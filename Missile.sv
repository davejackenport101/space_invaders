==> flow/design.v <==
module missile (input enemy_shoot, player_shoot, frame_clk, hit,
					input [9:0] currX, currY, missilesize,
					output [9:0] missilex, missiley);
	logic movement, exist;
	always_ff @ (posedge frame_clk) begin
		if (player_shoot)
			movement <= -1;
		else if (enemy_shoot)
			movement <= 1;
		missiley <= (missiley + movement);
		missilex <= missilex;
		if (player_shoot == 1) begin
			exist <= 1;
			if (exist == 0) begin
				missilex <= currX;
				missiley <= currY;
			end
		end
		else if (enemy_shoot == 1) begin
			exist <= 1;
			missilex <= currX;
			missiley <= currY;
		end
		if (missiley + missilesize == 439)
			exist <= 0;
		else if (missiley == 0)
			exist <= 0;
		else if (hit)
			exist <= 0;
		if (exist == 0) begin
			missilex <= 641;
			missiley <= 481;
		end
	end
endmodule
# == Reports on missile ==
# What the tools print for missile, step after step.
# Line numbers count from 1 in the design file above.
# Operators carry their Yosys type and port widths (W data, S select, Z words).
# The mark n/a stands for no value.
# design
design,missile
clock_port,frame_clk
library,sky130hd
corner,tt_025C_1v80

# == Word-level counts ==
# Counts by Yosys on the flattened word-level netlist (proc, flatten, opt, wreduce; memories kept). Register bits leave out memories and registers merged into their read ports (data or address). Print and check cells are left out. Cells with the same type and inputs are merged into one.
# bits
output_inout_bits,20
reg_bits,21
inputBits,34
word_cells,17
# classes
n_addsub,2
equal,1
reduce_and_logical,4
logic,1
n_mux,6
# op_table
cell,n
$mux W10,4
$add A10 B10 Y11,1
$eq A11 B9 Y1 const B,1
$add A10 B1 Y10 const B,1
$logic_not A10 Y1,1
$reduce_or A3 Y1,1
$reduce_and A2 Y1,1
$reduce_bool A2 Y1,1
$mux W1,2
$not A1 Y1,1

# == Longest topological paths ==
# Yosys ltp: most cells in a row. Word level: on the elaborated netlist, between registers, memories and ports. Mapped: between sequential cells and ports; inverters and the memories' decode and read muxes count.
# depth
ltp_word,3
abc_area,0
mapped_depth,8
mapped_depth_nobuf,8

# == Mapped cells and area ==
# The flow's flattened synthesis, as Yosys stat reports it; memories are mapped. The netlist is that of the ABC_AREA named above (0 if unset); the other value can give another one.
# types
cell_type,n,area_total_um2
sky130_fd_sc_hd__dfxtp_1,21,420.403
sky130_fd_sc_hd__ha_1,12,150.144
sky130_fd_sc_hd__nand2_1,30,112.608
sky130_fd_sc_hd__a21boi_0,8,60.058
sky130_fd_sc_hd__xor2_1,5,43.792
sky130_fd_sc_hd__o211a_1,4,40.038
sky130_fd_sc_hd__a31oi_1,5,31.28
sky130_fd_sc_hd__a211oi_1,4,30.029
sky130_fd_sc_hd__nand3_1,6,30.029
sky130_fd_sc_hd__xnor2_1,3,26.275
sky130_fd_sc_hd__nor2b_1,4,25.024
sky130_fd_sc_hd__inv_1,6,22.522
sky130_fd_sc_hd__nand3b_1,3,22.522
sky130_fd_sc_hd__nor3b_1,3,22.522
sky130_fd_sc_hd__fa_1,1,20.019
sky130_fd_sc_hd__clkbuf_1,5,18.768
sky130_fd_sc_hd__nand2b_1,3,18.768
sky130_fd_sc_hd__nor2_1,5,18.768
# Other cell types: 20; their cells: 28.
# synth_totals
ff_cells,21
mapped_cells,156
synth_area_um2,1313.8
seqArea_um2,420.4
n_buf,6

# == Path before layout ==
# Path of least setup slack by OpenSTA after synthesis, without wires, with an ideal clock, recovery checks aside; 20% of the period is set as input and as output delay. Where synthesis merged equal registers, the netlist keeps one of their names.
# synth_path
path_type,register to register
from,register missiley[0]
to,register exist
t_first_pin_ps,0
path_slack_ps,254
setup_time_ps,131
arrival_time_ps,1775
stages,8
required_ps,2029
tclk_ps,2160
path_delay_ps,1906
n_path_buf,0
period_less_setup_slack_ps,1906
# "path_delay_ps" is the arrival time less input delay plus setup time.
# "stages" counts driving pins, that of a launching flip-flop among them; a cell with two outputs on the path counts twice.
# "period_less_setup_slack_ps" is the clock period less the worst setup slack; recovery checks do not enter. This is arithmetic on one report: input and output delays are still those of the set period (20% each).
# The rows between start and end are the longest chain of elaborated cells between them; the timing report does not say that the signal goes this way. Where chains are equally long, one stands for them.
# Each line given opens the expression or statement behind the cell; cells for indexed reads and writes are added by Yosys, which also makes memories of some case tables.
# A register here has more assigning lines than the two given.
# synth_between
cell_sequence,sky130_fd_sc_hd__dfxtp_1 -> sky130_fd_sc_hd__ha_1 -> sky130_fd_sc_hd__inv_1 -> sky130_fd_sc_hd__fa_1 -> sky130_fd_sc_hd__nor4_1 -> sky130_fd_sc_hd__nand4_1 -> sky130_fd_sc_hd__a211oi_1 -> sky130_fd_sc_hd__a31oi_1
elab_chain_len,3
cone_cells,4
classes_between,add/sub: 1; eq/ne: 1; reduce/logical: 2
# synth_rtl
element,line,source
"start, declared",3,"output [9:0] missilex, missiley);"
"start, assigned",10,missiley <= (missiley + movement);
"start, assigned",16,missiley <= currY;
$add A10 B10 Y11,24,if (missiley + missilesize == 439)
$eq A11 B9 Y1,24,
$reduce_or A3 Y1,n/a,
"end, assigned",25,exist <= 0;
"end, assigned",27,exist <= 0;
"end, declared",4,"logic movement, exist;"

# == Timing after layout ==
# From the final timing report of flow run A: the path of least setup slack in the routed layout; clock arrival at registers is part of the times.
# The report prints the path's times to 10 ps; the period is as set.
# layout_path
path_type,register to register
from,register missiley[0]
to,register exist
path_slack_ps,-130
t_first_pin_ps,300
n_path_buf,1
stages,10
required_ps,1890
tclk_ps,1700
setup_time_ps,110
arrival_time_ps,2020
# The rows between start and end are the longest chain of elaborated cells between them; the timing report does not say that the signal goes this way. Where chains are equally long, one stands for them.
# A register here has more assigning lines than the two given.
# layout_between
cell_sequence,sky130_fd_sc_hd__dfxtp_4 -> sky130_fd_sc_hd__ha_4 -> sky130_fd_sc_hd__inv_2 -> sky130_fd_sc_hd__fa_2 -> sky130_fd_sc_hd__buf_4 -> sky130_fd_sc_hd__nor2b_4 -> sky130_fd_sc_hd__o21a_1 -> sky130_fd_sc_hd__o32ai_1 -> sky130_fd_sc_hd__a211oi_2 -> sky130_fd_sc_hd__a31oi_1
elab_chain_len,3
cone_cells,4
classes_between,add/sub: 1; eq/ne: 1; reduce/logical: 2
# layout_rtl
element,line,source
"start, declared",3,"output [9:0] missilex, missiley);"
"start, assigned",10,missiley <= (missiley + movement);
"start, assigned",16,missiley <= currY;
$add A10 B10 Y11,24,if (missiley + missilesize == 439)
$eq A11 B9 Y1,24,
$reduce_or A3 Y1,n/a,
"end, assigned",25,exist <= 0;
"end, assigned",27,exist <= 0;
"end, declared",4,"logic movement, exist;"

# 2 stored runs of missile in the flow (synthesis by Yosys, layout by OpenROAD, sky130hd cells), in arbitrary order. Constraints: input delay and output delay 20% of the set period each, output load 0.01 pF.
# "period_reached_ps" means the clock period less the worst setup slack. The figure is calculated, with input and output delays left at 20% of the set period.
# "worstPathTime_ps" = time allowed to the worst setup path (clock period - input delay - output delay, where it has them) - its slack; a late launch clock adds to it, a late capture clock takes from it.
# By "design_power_mw" is meant OpenSTA's value without simulated activity: inputs other than the clock are taken to toggle once in ten clock periods, and the tool carries that through the logic.
# "worstPathTime_ps" is known to 10 ps.
# Settings: -- = not set for that run.
# Results: -- = not shown.
run,period_ns,CAP_MARGIN,CORE_MARGIN,CORE_UTILIZATION,SLEW_MARGIN,SETUP_SLACK_MARGIN,HOLD_SLACK_MARGIN,CORE_ASPECT_RATIO,ABC_AREA,CTS_CLUSTER_SIZE,MAX_ROUTING_LAYER,design_die_area_um2,fin_tns_ps,final_setup_ws_ps,post_synth_area_um2,finalCellArea_um2,finish.utilization_pct,period_reached_ps,design_power_mw,hold_ws_ps,worstPathTime_ps,path_kind
flow run A,1.7,20,2,40,20,--,--,--,--,--,--,3758.9,-128,-128,1313.8,2113.3,68.7,1828,1.280,472,1830,register to register
flow run B,1.79,20,2,62,20,0.21,0.26,0.89,0,55,met5,--,--,--,--,--,--,--,--,--,--,--
# Flow run B: did not finish, placement stopped with GPL-0301
