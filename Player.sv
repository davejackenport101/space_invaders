==> flow/design.v <==
module  player ( input Reset, frame_clk, collision,
					input [15:0] keycode,
					output player_shoot,
					output [1:0] lives,
               output [9:0]  PlayerX, PlayerY, PlayerS);
    logic [9:0] Player_X_Pos, Player_X_Motion, Player_Y_Pos, Player_Y_Motion, Player_Size;
    parameter [9:0] Player_X_Center=320;   
    parameter [9:0] Player_Y_Center=240;   
    parameter [9:0] Player_X_Min=0;        
    parameter [9:0] Player_X_Max=639;      
    parameter [9:0] Player_Y_Min=0;        
    parameter [9:0] Player_Y_Max=479;      
    parameter [9:0] Player_X_Step=1;       
    parameter [9:0] Player_Y_Step=1;       
    assign Player_Size = 5;   
    always_ff @ (posedge Reset or posedge frame_clk )
    begin: Move_Player
        if (Reset)   
        begin 
            Player_Y_Motion <= 10'd0;  
				Player_X_Motion <= 10'd0;  
				Player_Y_Pos <= Player_Y_Center;
				Player_X_Pos <= Player_X_Center;
				lives = 3;
        end
		  else if (collision) lives = lives - 1;
        else 
        begin 
				Player_Y_Pos <= (Player_Y_Pos + Player_Y_Motion);   
				Player_X_Pos <= (Player_X_Pos + Player_X_Motion);
				 if ( (Player_Y_Pos + Player_Size) >= Player_Y_Max )   
					  Player_Y_Pos <= Player_Y_Max - Player_Size - 1;  
				 else if ( (Player_Y_Pos - Player_Size) <= Player_Y_Min )   
					  Player_Y_Pos <= Player_Size + 1;
				  else if ( (Player_X_Pos + Player_Size) >= Player_X_Max )   
					  Player_X_Pos <= Player_X_Max - Player_Size - 1;  
				 else if ( (Player_X_Pos - Player_Size) <= Player_X_Min )   
					  Player_X_Pos <= Player_Size + 1;
				 else 
					  Player_Y_Motion <= Player_Y_Motion;   
				 case (keycode)
					16'h0400 : begin
						Player_X_Motion <= -1; 
						Player_Y_Motion<= 0;
					end
					16'h042C : begin
						Player_X_Motion <= -1; 
						Player_Y_Motion<= 0;
					end
					16'h041A : begin  
						Player_X_Motion <= -1;
						Player_Y_Motion <=-1;
					end
					16'h0416 : begin  
						Player_X_Motion <= -1;
						Player_Y_Motion <= 1;
					end
					16'h0700 : begin
						Player_X_Motion <= 1; 
						Player_Y_Motion <= 0;
					end
					16'h072C : begin
						Player_X_Motion <= 1; 
						Player_Y_Motion <= 0;
					end
					16'h071A : begin
						Player_X_Motion <= 1; 
						Player_Y_Motion <= -1;
					end
					16'h0716 : begin
						Player_X_Motion <= 1; 
						Player_Y_Motion <= 1;
					end
					16'h1600 : begin
						Player_X_Motion <= 0; 
						Player_Y_Motion <= 1;
					end
					16'h162C : begin
						Player_X_Motion <= 0; 
						Player_Y_Motion <= 1;
					end
					16'h1604 : begin
						Player_X_Motion <= -1; 
						Player_Y_Motion <= 1;
					end
					16'h1607 : begin
						Player_X_Motion <= 1; 
						Player_Y_Motion <= 1;
					end
					16'h1A00 : begin
						Player_X_Motion <= 0; 
						Player_Y_Motion <= -1;
					end
					16'h1A2C : begin
						Player_X_Motion <= 0; 
						Player_Y_Motion <= -1;
					end
					16'h1A04 : begin
						Player_X_Motion <= -1; 
						Player_Y_Motion <= -1;
					end
					16'h1A07 : begin
						Player_X_Motion <= 1; 
						Player_Y_Motion <= -1;
					end
					default : begin
						Player_Y_Motion <= 0; 
						Player_X_Motion <= 0;
					end
			   endcase
		end  
	 end
	 always_comb begin
			if (keycode[15:8] == 8'h2C) player_shoot = 1;
			else if (keycode[7:0] == 8'h2C) player_shoot = 1;
			else player_shoot = 0;
    end
    assign PlayerX = Player_X_Pos;
    assign PlayerY = Player_Y_Pos;
    assign PlayerS = Player_Size;
endmodule
## Reports on player

Tool output for the design above, in the order of the flow.
Line numbers count from 1 in the design file above.
Library cell names are shortened.
The mark n/a stands for no value.

| set-up | value |
|---|---|
| top module | player |
| clock | frame_clk |
| library | sky130hd |
| library corner | tt_025C_1v80 |

## Word level

Counts by Yosys on the flattened word-level netlist (proc, flatten, opt, wreduce; memories kept). Register bits leave out memories and registers merged into their read ports (data or address); mux counts leave out enables and synchronous resets folded into registers. Print and check cells are left out. Cells with the same type and inputs are merged into one.

| bit counts | value |
|---|---|
| clocked read ports x word width | 0 |
| ROM bits | 0 |
| bits of input ports | 19 |
| bits in writable memories | 0 |
| word-level cells | 48 |
| bits in latches | 0 |
| flip-flop bits (word level) | 42 |
| memory cells | 0 |

| cells by class | value |
|---|---|
| divide/modulo/power cells | 0 |
| $add $sub $neg | 7 |
| bitwise operators | 0 |
| reduce/logical cells | 4 |
| equality and inequality tests | 18 |
| multipliers | 0 |
| multiplexer cells | 10 |
| order comparisons | 4 |
| shift-type cells | 0 |

Operator list:

| cell | count |
|---|---|
| 16-bit by 11-bit == test with 1-bit output (second input constant) | 8 |
| 16-bit by 13-bit == test with 1-bit output (second input constant) | 8 |
| 10-bit 2-to-1 mux | 6 |
| 10-bit case mux with 2-bit select | 2 |
| 6-bit OR reduction | 4 |
| 10-bit by 1-bit less-or-equal comparator with 1-bit output (second input constant) | 2 |
| 10-bit adder | 2 |
| 10-bit by 3-bit adder with 10-bit output (second input constant) | 2 |
| 10-bit by 3-bit subtractor with 10-bit output (second input constant) | 2 |
| 8-bit by 6-bit == test with 1-bit output (second input constant) | 2 |
| 10-bit >= comparator (second input constant) | 1 |
| 10-bit by 9-bit >= comparator with 1-bit output (second input constant) | 1 |
| 2-bit by 1-bit subtractor with 2-bit output (second input constant) | 1 |
| 1-bit 2-to-1 mux | 2 |

## Depth

Longest topological path by Yosys (ltp), each cell counted once; first at word level (registers and memories cut), then after technology mapping (sequential cells cut; the memories' decode and read muxes count).

| depth | value |
|---|---|
| depth in word-level cells | 6 |
| ABC_AREA | 0 |
| depth in mapped cells | 9 |
| depth with buffers taken out | 9 |

## After synthesis

Yosys stat after the flow's synthesis: flattened, memories mapped to cells. It holds for the ABC_AREA given above (unset counts as 0); a run with the other value may have another netlist.

| synthesis totals | value |
|---|---|
| mapped flip-flops | 26 |
| mapped area | 2357.3 um2 |
| standard cells after synthesis | 277 |

Cells by type:

| cell type | count | total area (um2) |
|---|---|---|
| dfrtp_1 | 18 | 450.432 |
| ha_1 | 18 | 225.216 |
| dfstp_2 | 8 | 210.202 |
| a21oi_1 | 27 | 135.13 |
| xnor2_1 | 10 | 87.584 |
| a211oi_1 | 11 | 82.579 |
| buf_4 | 10 | 75.072 |
| o21ai_0 | 15 | 75.072 |
| xor2_1 | 8 | 70.067 |
| nand2_1 | 18 | 67.565 |
| nor2_1 | 17 | 63.811 |
| inv_1 | 16 | 60.058 |
| a21o_1 | 7 | 52.55 |
| nor3_1 | 9 | 45.043 |
| fa_1 | 2 | 40.038 |
| nor3b_1 | 5 | 37.536 |
| nor4_1 | 6 | 37.536 |
| o31ai_1 | 5 | 37.536 |

Other cell types: 35; their cells: 67.

## Worst setup path after synthesis

OpenSTA on the mapped netlist: ideal clock, no wires. The path of least setup slack (recovery checks aside). Input and output delay are each 20% of the period. Register names are those of the netlist, which keeps one name where synthesis merged equal registers.

| timing after synthesis | value |
|---|---|
| path type | flip-flop to flip-flop |
| from | register Player_X_Pos[0] |
| to | register Player_X_Pos[8] |
| data arrival time | 2095 ps |
| library setup time | 91 ps |
| setup slack | 984 ps |
| path delay | 2186 ps |
| stages | 9 |
| clock period | 3170 ps |
| period reached after synthesis | 2186 ps |

"path delay" = arrival - input delay + setup time.
"stages": output pins that drive a net of the path, with the launching flip-flop's if there is one; two outputs of one cell count as two.
"period reached after synthesis" is the clock period less the worst setup slack; recovery checks do not enter. This is arithmetic on one report: input and output delays are still those of the set period (20% each).
Between the ends stands the longest chain of elaborated cells between them, by number of cells; it is not shown to be the way that was timed. Of several equally long chains one is given.
A line is the first line of the expression or statement that the cell stems from. Yosys adds cells for indexed reads and writes and turns some case tables into memories.
A register here has more assigning lines than the two given.

| between the ends, after synthesis | value |
|---|---|
| cell sequence | dfrtp_1 ha_1 fa_1 a21o_1 a221o_1 nor4_1 nor3_1 xnor2_1 o31ai_1 |
| cells in the longest elaborated chain | 6 |
| elaborated cells between the ends (all ways) | 9 |
| RTL lines with such cells | 5 |
| those cells by class | add/sub (3); compare (2); mux (4) |

Ends and longest elaborated chain, after synthesis:

| item | line | text |
|---|---|---|
| start: declaration | 6 | `logic [9:0] Player_X_Pos, Player_X_Motion, Player_Y_Pos, Player_Y_Motion, Player_Size;` |
| start: assignment | 23 | `Player_X_Pos <= Player_X_Center;` |
| start: assignment | 30 | `Player_X_Pos <= (Player_X_Pos + Player_X_Motion);` |
| 10-bit by 3-bit subtractor with 10-bit output | 37 | `else if ( (Player_X_Pos - Player_Size) <= Player_X_Min )` |
| 10-bit by 1-bit less-or-equal comparator with 1-bit output | 37 |  |
| 10-bit 2-to-1 mux | 37 |  |
| 10-bit 2-to-1 mux | 35 | `else if ( (Player_X_Pos + Player_Size) >= Player_X_Max )` |
| 10-bit 2-to-1 mux | 33 | `else if ( (Player_Y_Pos - Player_Size) <= Player_Y_Min )` |
| 10-bit 2-to-1 mux | 31 | `if ( (Player_Y_Pos + Player_Size) >= Player_Y_Max )` |
| end: assignment | 30 |  |
| end: assignment | 36 | `Player_X_Pos <= Player_X_Max - Player_Size - 1;` |
| end: declaration | 6 |  |

## Path in the finished layout

From the final timing report of stored run 1: the path of least setup slack in the routed layout; clock arrival at registers is part of the times.
The report prints the path's times to 10 ps; the period is as set.

| timing after layout | value |
|---|---|
| path type | input port to output port |
| from | input port keycode[4] |
| to | output port player_shoot |
| external output delay | 640 ps |
| stages | 5 |
| clock period | 3180 ps |
| input delay | 640 ps |
| data arrival time | 1880 ps |
| setup slack | 660 ps |

Between the ends stands the longest chain of elaborated cells between them, by number of cells; it is not shown to be the way that was timed. Of several equally long chains one is given.

| between the ends, after layout | value |
|---|---|
| cell sequence | clkdlybuf4s50_1 or3_1 nand2b_4 o21ai_1 buf_2 |
| cells in the longest elaborated chain | 3 |
| elaborated cells between the ends (all ways) | 3 |
| RTL lines with such cells | 2 |
| those cells by class | eq/ne (1); mux (2) |

Ends and longest elaborated chain, after layout:

| item | line | text |
|---|---|---|
| start: declaration | 2 | `input [15:0] keycode,` |
| 8-bit by 6-bit == test with 1-bit output | 115 | `else if (keycode[7:0] == 8'h2C) player_shoot = 1;` |
| 1-bit 2-to-1 mux | 115 |  |
| 1-bit 2-to-1 mux | 114 | `if (keycode[15:8] == 8'h2C) player_shoot = 1;` |
| end: declaration | 3 | `output player_shoot,` |

Subject: player on sky130hd, stored results

Hello all,

Below are 2 stored runs of the flow (Yosys, OpenROAD; platform sky130hd) on player, each with its settings and what was measured, unordered. Constraints: input delay and output delay 20% of the set period each, output load 0.01 pF.
"achieved period" means the clock period less the worst setup slack. The figure is calculated, with input and output delays left at 20% of the set period.
By "worst path time" is meant the share of the clock period that the worst setup path is allowed (20% is reserved at inputs, 20% at outputs), minus its slack. Clock arrival times at its registers enter into it.
"total power after layout" is the tool's figure for a default switching activity; nothing was simulated.
"worst path time" is given in steps of 10 ps.
Settings: - = not set for that run.

| run | period_ns | CORE_UTILIZATION | SETUP_SLACK_MARGIN | CELL_PAD_IN_SITES_DETAIL_PLACEMENT | TNS_END_PERCENT | ABC_AREA | CTS_CLUSTER_SIZE | MIN_ROUTING_LAYER | CAP_MARGIN | CORE_MARGIN | SLEW_MARGIN | achieved period (ps) | worst-case hold slack (ps) | utilization after layout | overall die area (um2) | total power after layout (µW) | cell area after synthesis (um2) | final setup TNS (ps) | worst setup slack after layout (ps) | standard-cell area after routing (um2) | worst path time (ps) | class of the worst setup path |
|---|---|---|---|---|---|---|---|---|---|---|---|---|---|---|---|---|---|---|---|---|---|---|
| stored run 1 | 3.18 | 40 | 0.57 | 0 | 80 | 0 | 35 | met1 | 20 | 2 | 20 | 2518 | 492 | 0.512 | 6523.0 | 2368 | 2357.3 | 0 | 662 | 2872.8 | 1250 | input port to output port |
| stored run 2 | 3.95 | 40 | - | - | - | - | - | - | 20 | 2 | 20 | 3314 | 492 | 0.507 | 6523.0 | 1894 | 2357.3 | 0 | 636 | 2842.7 | 1730 | input port to output port |

Thanks
